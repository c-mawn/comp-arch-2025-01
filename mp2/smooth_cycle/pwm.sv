==> flow/design.v <==
module pwm #(
    parameter PWM_INTERVAL = 1200
)(
    input logic clk,
    input logic [$clog2(PWM_INTERVAL)-1:0] pwm_value,
    output logic pwm_out
);
    logic [$clog2(PWM_INTERVAL)-1:0] pwm_count = 0;
    always @(posedge clk) begin
        pwm_count <= (pwm_count >= PWM_INTERVAL-1) ? 0 : pwm_count + 1;
    end
    assign pwm_out = (pwm_count < pwm_value) ? 1'b1 : 1'b0;
endmodule
Reports on pwm:

The steps from the RTL of pwm to its reports follow in flow order.
Line numbers count from 1 in the design file above.
Operators carry their Yosys type and port widths (W data, S select, Z words).
Library cell names are shortened.
Not given: -

* top module: pwm
* clock: clk
* standard-cell library: sky130hd
* library corner: tt_025C_1v80

Elaborated design:

Counts by Yosys on the flattened word-level netlist (proc, flatten, opt, wreduce; memories kept). Register bits leave out memories and registers merged into their read ports (data or address); mux counts leave out enables and synchronous resets folded into registers. Print and check cells are left out. Cells with the same type and inputs are merged into one.

* flip-flop bits (word level): 11
* input port bits: 12
* output and inout bits: 1
* word-level cells: 5

* add/sub/neg operators: 1
* magnitude comparators: 2
* mux-type cells: 1

Operators with widths (count)
* $add A11 B1 Y11 const B: 1
* $lt A11 B11 Y1: 1
* $ge A11 B11 Y1 const B: 1
* $mux W1: 1

Longest topological paths:

Longest topological path by Yosys (ltp), each cell counted once; first at word level (registers and memories cut), then after technology mapping (sequential cells cut; the memories' decode and read muxes count).

* word-level depth: 2
* ABC_AREA: 1
* depth in mapped cells: 9

Mapped cells and area:

The flow's flattened synthesis, as Yosys stat reports it; memories are mapped. The netlist is that of the ABC_AREA named above (0 if unset); the other value can give another one.
Totals and module areas in this step are rounded.

* cells in the netlist: 128
* cell area after synthesis: 813 µm²
* sequential part of the area: 220 µm²
* mapped flip-flops: 11
* buffers: 1

Cell types
* dfxtp_1: count 11, total area 220.211 µm²
* ha_1: count 11, total area 137.632 µm²
* nand2_1: count 35, total area 131.376 µm²
* inv_1: count 26, total area 97.594 µm²
* nor2_1: count 23, total area 86.333 µm²
* nand3_1: count 6, total area 30.029 µm²
* nand4_1: count 3, total area 18.768 µm²
* xnor2_1: count 2, total area 17.517 µm²
* a21o_1: count 2, total area 15.014 µm²
* a21oi_1: count 3, total area 15.014 µm²
* buf_6: count 1, total area 11.261 µm²
* xor2_1: count 1, total area 8.758 µm²
* nand3b_1: count 1, total area 7.507 µm²
* nor2_2: count 1, total area 6.256 µm²
* o21ai_0: count 1, total area 5.005 µm²
* o21ai_1: count 1, total area 5.005 µm²

Worst setup path after synthesis:

Source: OpenSTA report_checks on the synthesized netlist (no wires, ideal clock, input and output delay 20% of the period each), path of least setup slack; recovery checks are left aside. Register names are those of the netlist, which keeps one name where synthesis merged equal registers.

* path kind: input to output
* start point: input port pwm_value[10]
* end point: output port pwm_out
* clock period: 1.92 ns
* input delay: 0.384 ns
* external output delay: 0.384 ns
* launch time at the first pin: 0.384 ns
* data arrival time: 1.180 ns
* required time: 1.536 ns
* slack: 0.356 ns
* path delay: 0.796 ns
* driving pins on the path: 6
* path buffers: 0
* synthesis period reached: 1.564 ns

"path delay" = arrival - input delay + setup time.
At an output port there is no setup time.
"driving pins on the path": output pins that drive a net of the path, with the launching flip-flop's if there is one; two outputs of one cell count as two.
"synthesis period reached" = period - worst setup slack (recovery checks aside). The figure is calculated, with input and output delays left at 20% of the set period.
The rows between start and end are the longest chain of elaborated cells between them; the timing report does not say that the signal goes this way. Where chains are equally long, one stands for them.
A line is the first line of the expression or statement that the cell stems from. Yosys adds cells for indexed reads and writes and turns some case tables into memories.

* cells stage by stage: inv_1 -> ha_1 -> a21o_1 -> nor2_1 -> nand2_1 -> nor2_1
* length of the longest elaborated chain: 2
* elaborated cells on any way between the ends: 2

Ends and longest elaborated chain, post-synthesis
* start: declaration: RTL line 5 `input logic [$clog2(PWM_INTERVAL)-1:0] pwm_value,`
* $lt A11 B11 Y1: RTL line 12 `assign pwm_out = (pwm_count < pwm_value) ? 1'b1 : 1'b0;`
* $mux W1: RTL line 12
* end: declaration: RTL line 6 `output logic pwm_out`

Timing after layout:

Path of least setup slack in the final report of job 1 (OpenROAD, finished layout, wires in). Where an end is a register, its clock arrival counts in the times.

* path kind: register to output
* start point: register pwm_count[10]
* end point: output port pwm_out
* clock period: 1.61 ns
* external output delay: 0.32 ns
* launch time at the first pin: 0.27 ns
* data arrival time: 1.41 ns
* required time: 1.29 ns
* slack: -0.13 ns
* driving pins on the path: 8
* path buffers: 1

The rows between start and end are the longest chain of elaborated cells between them; the timing report does not say that the signal goes this way. Where chains are equally long, one stands for them.

* cells stage by stage: dfxtp_2 -> ha_4 -> nand2_4 -> nor2_4 -> nand4_1 -> nor2_1 -> nor2_1 -> buf_2
* length of the longest elaborated chain: 2
* elaborated cells on any way between the ends: 2

Ends and longest elaborated chain, post-layout
* start: declaration: RTL line 8 `logic [$clog2(PWM_INTERVAL)-1:0] pwm_count = 0;`
* start: assignment: RTL line 10 `pwm_count <= (pwm_count >= PWM_INTERVAL-1) ? 0 : pwm_count + 1;`
* $lt A11 B11 Y1: RTL line 12 `assign pwm_out = (pwm_count < pwm_value) ? 1'b1 : 1'b0;`
* $mux W1: RTL line 12
* end: declaration: RTL line 6 `output logic pwm_out`

Add stored flow runs of pwm

Module pwm, platform sky130hd: 2 stored runs of the flow (Yosys, OpenROAD) with differing settings, in no particular order. Input and output delays are each 20% of the period that was set; the output load is 0.01 pF.
By "achieved period" is meant the clock period of the run minus its worst setup slack. This is arithmetic on one report: input and output delays are still those of the set period (20% each).
"total power of the final layout": no workload was simulated; the value follows from the tool's default switching activity.
Results are given in rounded form.

### Job 1

==> flow/run.sh <==
#!/bin/bash
# the make line also repeats the synthesis and layout settings of config.mk as NAME=value (left out here)
make -C /OpenROAD-flow-scripts/flow DESIGN_CONFIG=/design/flow/config.mk WORK_HOME=/design/flow/orfs CLKGATE_MAP_FILE= finish
==> flow/config.mk <==
export PLATFORM = sky130hd
export DESIGN_NAME = pwm
export DESIGN_NICKNAME = pwm
export VERILOG_FILES = /design/flow/design.v
export SDC_FILE = /design/flow/constraint.sdc
export NUM_CORES = 4
export LEC_CHECK = 0
export ABC_AREA = 1
export CAP_MARGIN = 20
export CELL_PAD_IN_SITES_DETAIL_PLACEMENT = 0
export CORE_MARGIN = 2
export CORE_UTILIZATION = 30
export CTS_CLUSTER_DIAMETER = 292
export GPL_ROUTABILITY_DRIVEN = 1
export HOLD_SLACK_MARGIN = -0.08
export MAX_ROUTING_LAYER = met4
export MIN_ROUTING_LAYER = met2
export PLACE_DENSITY_LB_ADDON = 0.05
export SETUP_SLACK_MARGIN = 0.1
export SLEW_MARGIN = 20
==> flow/constraint.sdc <==
create_clock -name core_clock -period 1.61 [get_ports {clk}]
set_input_delay 0.3220 -clock core_clock [delete_from_list [all_inputs] [get_ports {clk}]]
set_output_delay 0.3220 -clock core_clock [all_outputs]
set_load 0.01 [all_outputs]

Results of job 1:
- Die footprint: 3140 µm²
- Total power of the final layout: 520 uW
- Worst setup slack after layout: -0.125 ns
- Final worst hold slack: 0.550 ns
- Achieved period: 1.735 ns
- Post-synthesis cell area: 813 µm²
- Std-cell area (final layout): 1220 µm²

### Job 2

==> flow/run.sh <==
#!/bin/bash
# the make line also repeats the synthesis and layout settings of config.mk as NAME=value (left out here)
make -C /OpenROAD-flow-scripts/flow DESIGN_CONFIG=/design/flow/config.mk WORK_HOME=/design/flow/orfs CLKGATE_MAP_FILE= finish
==> flow/config.mk <==
export PLATFORM = sky130hd
export DESIGN_NAME = pwm
export DESIGN_NICKNAME = pwm
export VERILOG_FILES = /design/flow/design.v
export SDC_FILE = /design/flow/constraint.sdc
export NUM_CORES = 4
export LEC_CHECK = 0
export CAP_MARGIN = 20
export CORE_MARGIN = 2
export CORE_UTILIZATION = 49
export SLEW_MARGIN = 20
==> flow/constraint.sdc <==
create_clock -name core_clock -period 2.26 [get_ports {clk}]
set_input_delay 0.4520 -clock core_clock [delete_from_list [all_inputs] [get_ports {clk}]]
set_output_delay 0.4520 -clock core_clock [all_outputs]
set_load 0.01 [all_outputs]

Results of job 2:
- Worst setup slack after layout: 0.124 ns
- Post-synthesis cell area: 707 µm²
- Achieved period: 2.136 ns
- Final worst hold slack: 0.552 ns
- Die footprint: 1760 µm²
- Total power of the final layout: 364 uW
- Std-cell area (final layout): 1020 µm²
