==> flow/design.v <==
module smooth_cycle #(
    parameter PWM_INTERVAL = 1200,        
    parameter INC_DEC_INTERVAL = 5000,    
    parameter HOLD_OFF_STEPS = 800,       
    parameter RAMP_STEPS = 400,       
    parameter HOLD_ON_STEPS = 800,        
    parameter INIT_PHASE_OFFSET = 0       
)(
    input clk,
    output reg [10:0] pwm_value            
);
    localparam HOLD_OFF = 2'b00;
    localparam RAMP_UP = 2'b01;
    localparam HOLD_ON = 2'b10;
    localparam RAMP_DOWN = 2'b11;
    reg [1:0] state = HOLD_OFF;            
    reg [31:0] counter = 0;                
    reg [31:0] phase_counter;              
    reg [10:0] step_value = 3;             
    initial begin
        pwm_value = 0;
        state = HOLD_OFF;
        phase_counter = INIT_PHASE_OFFSET;  
    end
    always @(posedge clk) begin
        if (counter >= INC_DEC_INTERVAL - 1) begin
            counter <= 0;
            if (phase_counter >= (HOLD_OFF_STEPS + RAMP_STEPS + HOLD_ON_STEPS + RAMP_STEPS) - 1) begin
                phase_counter <= 0;
            end else begin
                phase_counter <= phase_counter + 1;
            end
            case (state)
                HOLD_OFF: begin
                    if (phase_counter >= HOLD_OFF_STEPS) begin
                        state <= RAMP_UP;
                    end
                end
                RAMP_UP: begin
                    if (pwm_value < PWM_INTERVAL - step_value) begin
                        pwm_value <= pwm_value + step_value;
                    end else begin
                        pwm_value <= PWM_INTERVAL;   
                        state <= HOLD_ON;
                    end
                end
                HOLD_ON: begin
                    if (phase_counter >= HOLD_OFF_STEPS + RAMP_STEPS + HOLD_ON_STEPS) begin
                        state <= RAMP_DOWN;
                    end
                end
                RAMP_DOWN: begin
                    if (pwm_value > step_value) begin
                        pwm_value <= pwm_value - step_value;
                    end else begin
                        pwm_value <= 0; 
                        state <= HOLD_OFF;
                    end
                end
            endcase
        end else begin
            counter <= counter + 1;
        end
    end
endmodule
======== Step by step through the tools: smooth_cycle ========
What the tools print for smooth_cycle, step after step.
Lines are those of the file above, counted from 1.
Operators carry their Yosys type and port widths (W data, S select, Z words).
The mark n/a stands for no value.
design
  design top .............................. smooth_cycle
  clock input ............................. clk
  cell library ............................ sky130hd
  library corner .......................... tt_025C_1v80

======== Word level ========
Counts by Yosys on the flattened word-level netlist (proc, flatten, opt, wreduce; memories kept). Register bits leave out memories and registers merged into their read ports (data or address). Print and check cells are left out. Cells with the same type and inputs are merged into one.
word-level totals
  input port bits ......................... 1
  word-level cells ........................ 34
  register bits ........................... 77
  output and inout bits ................... 11
cells by class
  equal/unequal tests ..................... 7
  reduce/logical cells .................... 5
  $lt $le $gt $ge ......................... 6
  multiplexer cells ....................... 8
  $add $sub $neg .......................... 4
operator list
  operator                 number
  $add A32 B1 Y32 const B  2
  $ge A32 B10 Y1 const B   1
  $ge A32 B11 Y1 const B   1
  $ge A32 B12 Y1 const B   1
  $ge A32 B13 Y1 const B   1
  $pmux W11 S2             1
  $mux W11                 2
  $lt A11 B11 Y1 const B   1
  $add A11 B2 Y11 const B  1
  $sub A11 B2 Y11 const B  1
  $gt A11 B2 Y1 const B    1
  $ne A2 B2 Y1 const B     4
  $pmux W2 S4              1
  $mux W2                  4
  $reduce_and A6 Y1        1
  $eq A2 B2 Y1 const B     2
  $reduce_bool A4 Y1       1
  $eq A2 B1 Y1 const B     1
  $logic_not A2 Y1         1
  $reduce_and A2 Y1        1
  $reduce_bool A2 Y1       1

======== Depth ========
Yosys ltp: most cells in a row. Word level: on the elaborated netlist, between registers, memories and ports. Mapped: between sequential cells and ports; inverters and the memories' decode and read muxes count.
depth
  word-level depth ........................ 3
  ABC_AREA ................................ 1
  gate-level depth with buffers ........... 10
  gate-level depth less buffers ........... 10

======== After synthesis ========
The flow's flattened synthesis, as Yosys stat reports it; memories are mapped. The netlist is that of the ABC_AREA named above (0 if unset); the other value can give another one.
The area totals of this step are shown rounded.
mapped netlist
  synthesis area .......................... 3560 um^2
  buffers ................................. 2
  area of sequential cells ................ 1990 um^2
  cells in the netlist .................... 384
  flip-flop cells ......................... 77
cells by type
  cell                       number  area in all (um^2)
  sky130_fd_sc_hd__edfxtp_1  45      1.35E+03
  sky130_fd_sc_hd__dfxtp_1   32      640.614
  sky130_fd_sc_hd__nor2_1    82      307.795
  sky130_fd_sc_hd__nand2_1   68      255.245
  sky130_fd_sc_hd__xor2_1    21      183.926
  sky130_fd_sc_hd__inv_1     32      120.115
  sky130_fd_sc_hd__nand3_1   24      120.115
  sky130_fd_sc_hd__ha_1      9       112.608
  sky130_fd_sc_hd__xnor2_1   8       70.067
  sky130_fd_sc_hd__nor3_1    9       45.043
  sky130_fd_sc_hd__nor3_2    4       40.038
  sky130_fd_sc_hd__nand2_2   6       37.536
  sky130_fd_sc_hd__nand4_1   5       31.28
  sky130_fd_sc_hd__nor2_2    5       31.28
  sky130_fd_sc_hd__o21ai_0   6       30.029
  sky130_fd_sc_hd__o21ai_1   5       25.024
  sky130_fd_sc_hd__a21oi_2   2       17.517
  sky130_fd_sc_hd__o21ai_2   2       17.517
Not listed: further types 14, cells in them 19.

======== Path before layout ========
OpenSTA on the mapped netlist: ideal clock, no wires. The path of least setup slack (recovery checks aside). Input and output delay are each 20% of the period. Register names are those of the netlist, which keeps one name where synthesis merged equal registers.
path post-synthesis
  path kind ............................... reg2reg
  start point ............................. register counter[0]
  end point ............................... register pwm_value[0]
  setup slack ............................. 2030 ps
  setup time .............................. 378 ps
  time at the first pin ................... 0 ps
  driving pins on the path ................ 8
  path buffers ............................ 0
  data required time ...................... 3372 ps
  data arrival time ....................... 1342 ps
  period .................................. 3750 ps
  path delay .............................. 1720 ps
  period reached after synthesis .......... 1720 ps
"path delay" is the arrival time less input delay plus setup time.
"driving pins on the path" counts driving pins, that of a launching flip-flop among them; a cell with two outputs on the path counts twice.
"period reached after synthesis" is the clock period less the worst setup slack; recovery checks do not enter. This is arithmetic on one report: input and output delays are still those of the set period (20% each).
The rows between start and end are the longest chain of elaborated cells between them; the timing report does not say that the signal goes this way. Where chains are equally long, one stands for them.
Each line given opens the expression or statement behind the cell; cells for indexed reads and writes are added by Yosys, which also makes memories of some case tables.
A register here has more assigning lines than the two given.
between the ends, post-synthesis
  cell sequence ........................... sky130_fd_sc_hd__dfxtp_1 -> sky130_fd_sc_hd__ha_1 -> sky130_fd_sc_hd__nand2_1 -> sky130_fd_sc_hd__nand3_1 -> sky130_fd_sc_hd__nand3_1 -> sky130_fd_sc_hd__nand2_1 -> sky130_fd_sc_hd__a21oi_2 -> sky130_fd_sc_hd__nor2_1
  cells in the longest elaborated chain ... 2
  elaborated cells between the ends (all ways) .. 2
  source lines of those cells ............. 1
  those cells by class .................... 1 x compare; 1 x reduce/logical
RTL lines, path post-synthesis
  item                RTL line  RTL
  start: declaration  17        reg [31:0] counter = 0;
  start: assignment   27        counter <= 0;
  start: assignment   62        counter <= counter + 1;
  $ge A32 B13 Y1      26        if (counter >= INC_DEC_INTERVAL - 1) begin
  $reduce_and A2 Y1   n/a
  end: assignment     41        pwm_value <= pwm_value + step_value;
  end: assignment     54        pwm_value <= pwm_value - step_value;
  end: declaration    10        output reg [10:0] pwm_value

======== Timing after layout ========
Path of least setup slack in the final report of entry A (OpenROAD, finished layout, wires in). Where an end is a register, its clock arrival counts in the times.
The path's times are printed in steps of 10 ps; the period is the one set.
path post-layout
  path kind ............................... reg2out
  start point ............................. register pwm_value[2]
  end point ............................... output pwm_value[2]
  period .................................. 3800 ps
  driving pins on the path ................ 2
  time at the first pin ................... 340 ps
  setup slack ............................. 1540 ps
  data arrival time ....................... 1500 ps
  external output delay ................... 760 ps
  path buffers ............................ 1
  data required time ...................... 3040 ps
A register here has more assigning lines than the two given.
between the ends, post-layout
  cell sequence ........................... sky130_fd_sc_hd__edfxtp_1 -> sky130_fd_sc_hd__clkdlybuf4s50_1
  cells in the longest elaborated chain ... 0
  elaborated cells between the ends (all ways) .. 0
  source lines of those cells ............. 0
RTL lines, path post-layout
  item                RTL line  RTL
  start: declaration  10        output reg [10:0] pwm_value
  start: assignment   41        pwm_value <= pwm_value + step_value;
  start: assignment   54        pwm_value <= pwm_value - step_value;
  end: declaration    10

Measured results for smooth_cycle: 2 stored runs of the Yosys and OpenROAD flow on sky130hd. The settings differ; the order carries no meaning. The constraints put input and output delay at 20% of the set period each and load the outputs with 0.01 pF.
"clock period achieved" means the clock period less the worst setup slack. The figure is calculated, with input and output delays left at 20% of the set period.
"critical setup path time" is the time allowed to the run's worst setup path (the clock period less input and output delay, where it has them) less its slack. Clock arrival times count: a late capture clock shortens it, a late launch clock lengthens it.
"power consumption" is the tool's figure for a default switching activity; nothing was simulated.
"critical setup path time" is known to 10 ps.
The results are shown rounded.

======== entry A ========
==> flow/run.sh <==
#!/bin/bash
# the make line also repeats the synthesis and layout settings of config.mk as NAME=value (left out here)
make -C /OpenROAD-flow-scripts/flow DESIGN_CONFIG=/design/flow/config.mk WORK_HOME=/design/flow/orfs CLKGATE_MAP_FILE= finish
==> flow/config.mk <==
export PLATFORM = sky130hd
export DESIGN_NAME = smooth_cycle
export DESIGN_NICKNAME = smooth_cycle
export VERILOG_FILES = /design/flow/design.v
export SDC_FILE = /design/flow/constraint.sdc
export NUM_CORES = 4
export LEC_CHECK = 0
export ABC_AREA = 1
export CAP_MARGIN = 20
export CORE_ASPECT_RATIO = 0.95
export CORE_MARGIN = 2
export CORE_UTILIZATION = 45
export CTS_CLUSTER_SIZE = 51
export GPL_ROUTABILITY_DRIVEN = 1
export PLACE_DENSITY = 0.75
export SLEW_MARGIN = 15
==> flow/constraint.sdc <==
create_clock -name core_clock -period 3.8 [get_ports {clk}]
set_input_delay 0.7600 -clock core_clock [delete_from_list [all_inputs] [get_ports {clk}]]
set_output_delay 0.7600 -clock core_clock [all_outputs]
set_load 0.01 [all_outputs]

-------- measured, entry A --------
  synthesized cell area ................... 3560 um^2
  die size ................................ 8650 um^2
  standard-cell area of the final layout .. 4130 um^2
  utilization ............................. 0.54
  smallest setup slack .................... 1540 ps
  setup TNS ............................... 0 ps
  final worst hold slack .................. 452 ps
  power consumption ....................... 2660 µW
  clock period achieved ................... 2257 ps
  critical setup path time ................ 1500 ps
  critical path type ...................... reg2out

======== entry B ========
==> flow/run.sh <==
#!/bin/bash
# the make line also repeats the synthesis and layout settings of config.mk as NAME=value (left out here)
make -C /OpenROAD-flow-scripts/flow DESIGN_CONFIG=/design/flow/config.mk WORK_HOME=/design/flow/orfs CLKGATE_MAP_FILE= finish
==> flow/config.mk <==
export PLATFORM = sky130hd
export DESIGN_NAME = smooth_cycle
export DESIGN_NICKNAME = smooth_cycle
export VERILOG_FILES = /design/flow/design.v
export SDC_FILE = /design/flow/constraint.sdc
export NUM_CORES = 4
export LEC_CHECK = 0
export ABC_AREA = 1
export CAP_MARGIN = 20
export CORE_MARGIN = 2
export CORE_UTILIZATION = 38
export CTS_CLUSTER_DIAMETER = 268
export CTS_CLUSTER_SIZE = 99
export MIN_ROUTING_LAYER = met2
export PLACE_DENSITY_LB_ADDON = 0.11
export SETUP_SLACK_MARGIN = 1.03
export SLEW_MARGIN = 20
==> flow/constraint.sdc <==
create_clock -name core_clock -period 4.21 [get_ports {clk}]
set_input_delay 0.8420 -clock core_clock [delete_from_list [all_inputs] [get_ports {clk}]]
set_output_delay 0.8420 -clock core_clock [all_outputs]
set_load 0.01 [all_outputs]

-------- measured, entry B --------
  synthesized cell area ................... 3560 um^2
  die size ................................ 10200 um^2
  standard-cell area of the final layout .. 4130 um^2
  utilization ............................. 0.452
  smallest setup slack .................... 1830 ps
  setup TNS ............................... 0 ps
  final worst hold slack .................. 469 ps
  power consumption ....................... 2410 µW
  clock period achieved ................... 2378 ps
  critical setup path time ................ 1540 ps
  critical path type ...................... reg2out
